==> flow/design.v <==
`timescale 1ns / 1ps
module SSD(Q,a,b,c,d,e,f,g);
input [3:0]Q;
output reg a,b,c,d,e,f,g;
always @(Q) begin 
case (Q) 
0: begin a=0;b=0;c=0;d=0;e=0;f=0;g=1; end
1:  begin a=1;b=0;c=0;d=1; e=1; f=1; g=1; end
2:  begin a=0;b=0;d=0;e=0;g=0;c=1; f=1; end
3:  begin a=0;b=0;c=0;d=0;g=0;e=1; f=1; end
4:  begin a=1;b=0;c=0;d=1;e=1;g=0; d=1; f=0; end
5:  begin a=0;c=0;d=0;g=0;f=0;b=1; e=1; end
6:  begin a=0;b=1; g=0;c=0;d=0;e=0;f=0; end
7:  begin a=0;b=0;c=0; d=1; e=1; f=1; g=1; end
8:  begin a=0;b=0;c=0;d=0;e=0;f=0; g=0; end
9:  begin a=0;b=0;c=0;d=0;f=0;g=0; e=1; end
10: begin d=1;a=0;b=0;c=0;g=0;e=0;f=0; end
11: begin a=1; b=1;g=0;c=0;d=0;e=0;f=0; end
12: begin a=0;d=0;e=0; b=1; c=1; f=0;g=1;end
13: begin a=1;b=0;c=0;d=0;e=0;f=1;g=0; end
14: begin b=1; c=1; a=0;g=0;d=0;e=0;f=0; end
15: begin b=1; c=1; d=1;a=0;g=0;e=0;f=0; end
endcase 
end
endmodule
module lab4(clk,upd,reset,Q);
input clk,upd,reset;
output reg [3:0]Q;
always @(posedge clk or posedge reset)
if (reset==1) Q<=4'b0;
else if (upd==1) Q<=Q+1;
else Q<=Q-1;
endmodule
module lab4_all(clk,upd,reset,Q0,Q1,Q2,Q3,a, b, c, d, e, f, g,a0,a1,a2,a3);
input clk, reset, upd; 
output reg a0,a1,a2,a3;
output Q3, Q2, Q1, Q0, a, b, c, d, e, f, g; 
reg Q3, Q2, Q1, Q0;
wire [3:0] Q; 
initial begin
a0=1'b0;
a1=1'b1;
a2=1'b1;
a3=1'b1;
end
SSD S(Q,a,b,c,d,e,f,g);
lab4 L(clk,upd,reset,Q);
always @(Q) begin
Q3=Q[3];
Q2=Q[2];
Q1=Q[1];
Q0=Q[0];
end
endmodule
# Step by step through the tools: lab4_all
# What the tools print for lab4_all, step after step.
# Lines are those of the file above, counted from 1.
# Library cell names are shortened.
# The mark - stands for no value.
[design]
design = "lab4_all"
clk_port = "clk"
cell_library = "sky130hd"
pvt_corner = "tt_025C_1v80"

# Elaborated design
# Counts by Yosys on the flattened word-level netlist (proc, flatten, opt, wreduce; memories kept). Register bits leave out memories and registers merged into their read ports (data or address); mux counts leave out enables and synchronous resets folded into registers. Print and check cells are left out. Cells with the same type and inputs are merged into one.
# Memory sizes are those after Yosys's memory passes, which may raise the word count (mostly to a power of two), join words into wider ones and drop unused or constant bits.
[word_totals]
regBits = 4
mem_bits_ro = 112
mem_count = 1
in_bits = 3
out_inout_bits = 15
word_cells = 5
[mem_list]
columns = ["memory", "size", "width", "read_ports", "wr", "line_no", "text"]
rows = [
  ["(name not given)", 16, 7, 1, 0, 6, "case (Q)"],
]
[op_classes]
n_addsub = 2
muxes = 1
[ops]
columns = ["op", "count"]
rows = [
  ["4-bit by 1-bit adder with 4-bit output (second input constant)", 1],
  ["4-bit by 1-bit subtractor with 4-bit output (second input constant)", 1],
  ["4-bit 2-to-1 mux", 1],
]

# Longest topological paths
# Longest topological path by Yosys (ltp), each cell counted once; first at word level (registers and memories cut), then after technology mapping (sequential cells cut; the memories' decode and read muxes count).
[depth]
word_depth = 2
abc_area = 0
mapped_depth = 5

# Netlist
# Source: synth_stat.txt of the flow (Yosys; design flattened, memories mapped). It holds for the ABC_AREA given above (unset counts as 0); a run with the other value may have another netlist.
# Totals and module areas in this step are rounded.
[by_type]
columns = ["type", "count"]
rows = [
  ["ha_1", 9],
  ["dfrtp_1", 4],
  ["buf_4", 4],
  ["fa_1", 1],
  ["mux2i_1", 2],
  ["o21ai_1", 4],
  ["xnor2_1", 2],
  ["a21oi_1", 3],
  ["inv_1", 4],
  ["nand2_1", 4],
  ["o21a_1", 2],
  ["nor2b_1", 2],
  ["buf_6", 1],
  ["nand3_1", 2],
  ["a21oi_2", 1],
  ["xor2_1", 1],
  ["a211oi_1", 1],
  ["a21o_1", 1],
]
# Not listed: further types 7, cells in them 8.
[synth_totals]
cell_count = 56
area_um2 = 488
seqArea_um2 = 100
ffs = 4
n_buf = 7
# By module: a second synthesis without flattening, with its own total; a netlist apart from the flattened one above.
[hier_totals]
hier_cells = 53
area_unflattened_um2 = 512
# Each row is one instance without its submodules.
[modules]
columns = ["module", "n_inst", "cells", "mod_area_um2", "seq_area_um2"]
rows = [
  ["SSD", 1, 32, 275, 0.0],
  ["lab4", 1, 15, 199, 100],
  ["lab4_all", 1, 6, 37.5, 0.0],
]

# Path before layout
# Source: OpenSTA report_checks on the synthesized netlist (no wires, ideal clock, input and output delay 20% of the period each), path of least setup slack; recovery checks are left aside. Register names are those of the netlist, which keeps one name where synthesis merged equal registers.
[synth_path]
path_kind = "reg-to-output"
start = "register L.Q[1]"
end = "output port d"
tclk_ps = 1680
arrival_ps = 1355
required_ps = 1344
slack_ps = -11
path_delay_ps = 1355
stages = 6
period_less_setup_slack_ps = 1691
# "path_delay_ps" = arrival - input delay + setup time.
# A path that ends at an output port has no setup time.
# "stages": output pins that drive a net of the path, with the launching flip-flop's if there is one; two outputs of one cell count as two.
# "period_less_setup_slack_ps" is the clock period less the worst setup slack; recovery checks do not enter. This is arithmetic on one report: input and output delays are still those of the set period (20% each).
# The rows between start and end are the longest chain of elaborated cells between them; the timing report does not say that the signal goes this way. Where chains are equally long, one stands for them.
# Each line given opens the expression or statement behind the cell; cells for indexed reads and writes are added by Yosys, which also makes memories of some case tables.
# A memory read counts as a cell of the chain, while the word-level depth stops at memories.
# A register here has more assigning lines than the two given.
[synth_between]
path_cell_list = "dfrtp_1 > inv_1 > ha_1 > nor2b_1 > nor3_1 > a31oi_1"
elab_chain_cells = 1
cells_between = 1
cone_lines = 1
cone_classes = "memory: 1"
[synth_rtl]
columns = ["element", "line_no", "text"]
rows = [
  ["start, declared", 28, "output reg [3:0]Q;"],
  ["start, assigned", 31, "else if (upd==1) Q<=Q+1;"],
  ["start, assigned", 32, "else Q<=Q-1;"],
  ["memory 16 x 7 bit", 6, "case (Q)"],
  ["end, declared", 37, "output Q3, Q2, Q1, Q0, a, b, c, d, e, f, g;"],
]

# Worst path after layout
# From the final timing report of stored run 1: the path of least setup slack in the routed layout; clock arrival at registers is part of the times.
# The report prints the path's times to 10 ps; the period is as set.
[layout_path]
path_kind = "reg-to-output"
start = "register L.Q[0]"
end = "output port a"
tclk_ps = 2220
arrival_ps = 1610
required_ps = 1780
slack_ps = 170
stages = 7
# The rows between start and end are the longest chain of elaborated cells between them; the timing report does not say that the signal goes this way. Where chains are equally long, one stands for them.
# A memory read counts as a cell of the chain, while the word-level depth stops at memories.
# A register here has more assigning lines than the two given.
[layout_between]
path_cell_list = "dfrtp_1 > inv_1 > buf_4 > ha_1 > a211oi_1 > a21oi_1 > dlygate4sd2_1"
elab_chain_cells = 1
cells_between = 1
cone_lines = 1
cone_classes = "memory: 1"
[layout_rtl]
columns = ["element", "line_no", "text"]
rows = [
  ["start, declared", 28, "output reg [3:0]Q;"],
  ["start, assigned", 31, "else if (upd==1) Q<=Q+1;"],
  ["start, assigned", 32, "else Q<=Q-1;"],
  ["memory 16 x 7 bit", 6, "case (Q)"],
  ["end, declared", 37, "output Q3, Q2, Q1, Q0, a, b, c, d, e, f, g;"],
]

# Module lab4_all, platform sky130hd: 2 stored runs of the flow (Yosys, OpenROAD) with differing settings, in no particular order. Input and output delays are each 20% of the period that was set; the output load is 0.01 pF.
# "clock_period_reached_ps" is the run's clock period less its worst setup slack. It is reckoned from that one timing run; input and output delays stay at 20% of the period that was set.
# "worstPathTime_ps" means the part of the period allowed to the worst setup path (the constraints hold back 20% at inputs and 20% at outputs) less its slack; where the path has registers, the arrival times of their clocks count too.
# "final_power_uw" is the tool's figure for a default switching activity; nothing was simulated.
# "worstPathTime_ps" is given in steps of 10 ps.
# Values from the reports are rounded here.

[[run]]
name = "stored run 1"
[run.settings]
period_ns = 2.22
CORE_UTILIZATION = 36
PLACE_DENSITY_LB_ADDON = 0.06
CORE_MARGIN = 2
CELL_PAD_IN_SITES_GLOBAL_PLACEMENT = 3
CTS_CLUSTER_DIAMETER = 43
SLEW_MARGIN = 30
CAP_MARGIN = 20
[run.results]
clock_period_reached_ps = 2055
final_power_uw = 929
worstPathTime_ps = 1610
critical_path_kind = "reg-to-output"
worst_setup_slack_ps = 165
finish.stdcell_area_um2 = 682
synth_chip_area_um2 = 488
final_setup_tns_ps = 0
die_um2 = 1670

[[run]]
name = "stored run 2"
[run.settings]
period_ns = 3.51
CORE_UTILIZATION = 67
PLACE_DENSITY_LB_ADDON = 0.16
CORE_MARGIN = 5
CELL_PAD_IN_SITES_GLOBAL_PLACEMENT = 0
CELL_PAD_IN_SITES_DETAIL_PLACEMENT = 1
CTS_CLUSTER_SIZE = 78
MAX_ROUTING_LAYER = "met4"
CAP_MARGIN = 20
SLEW_MARGIN = 20
[run.results]
outcome = "no final report: floorplanning broke off with PDN-0185"
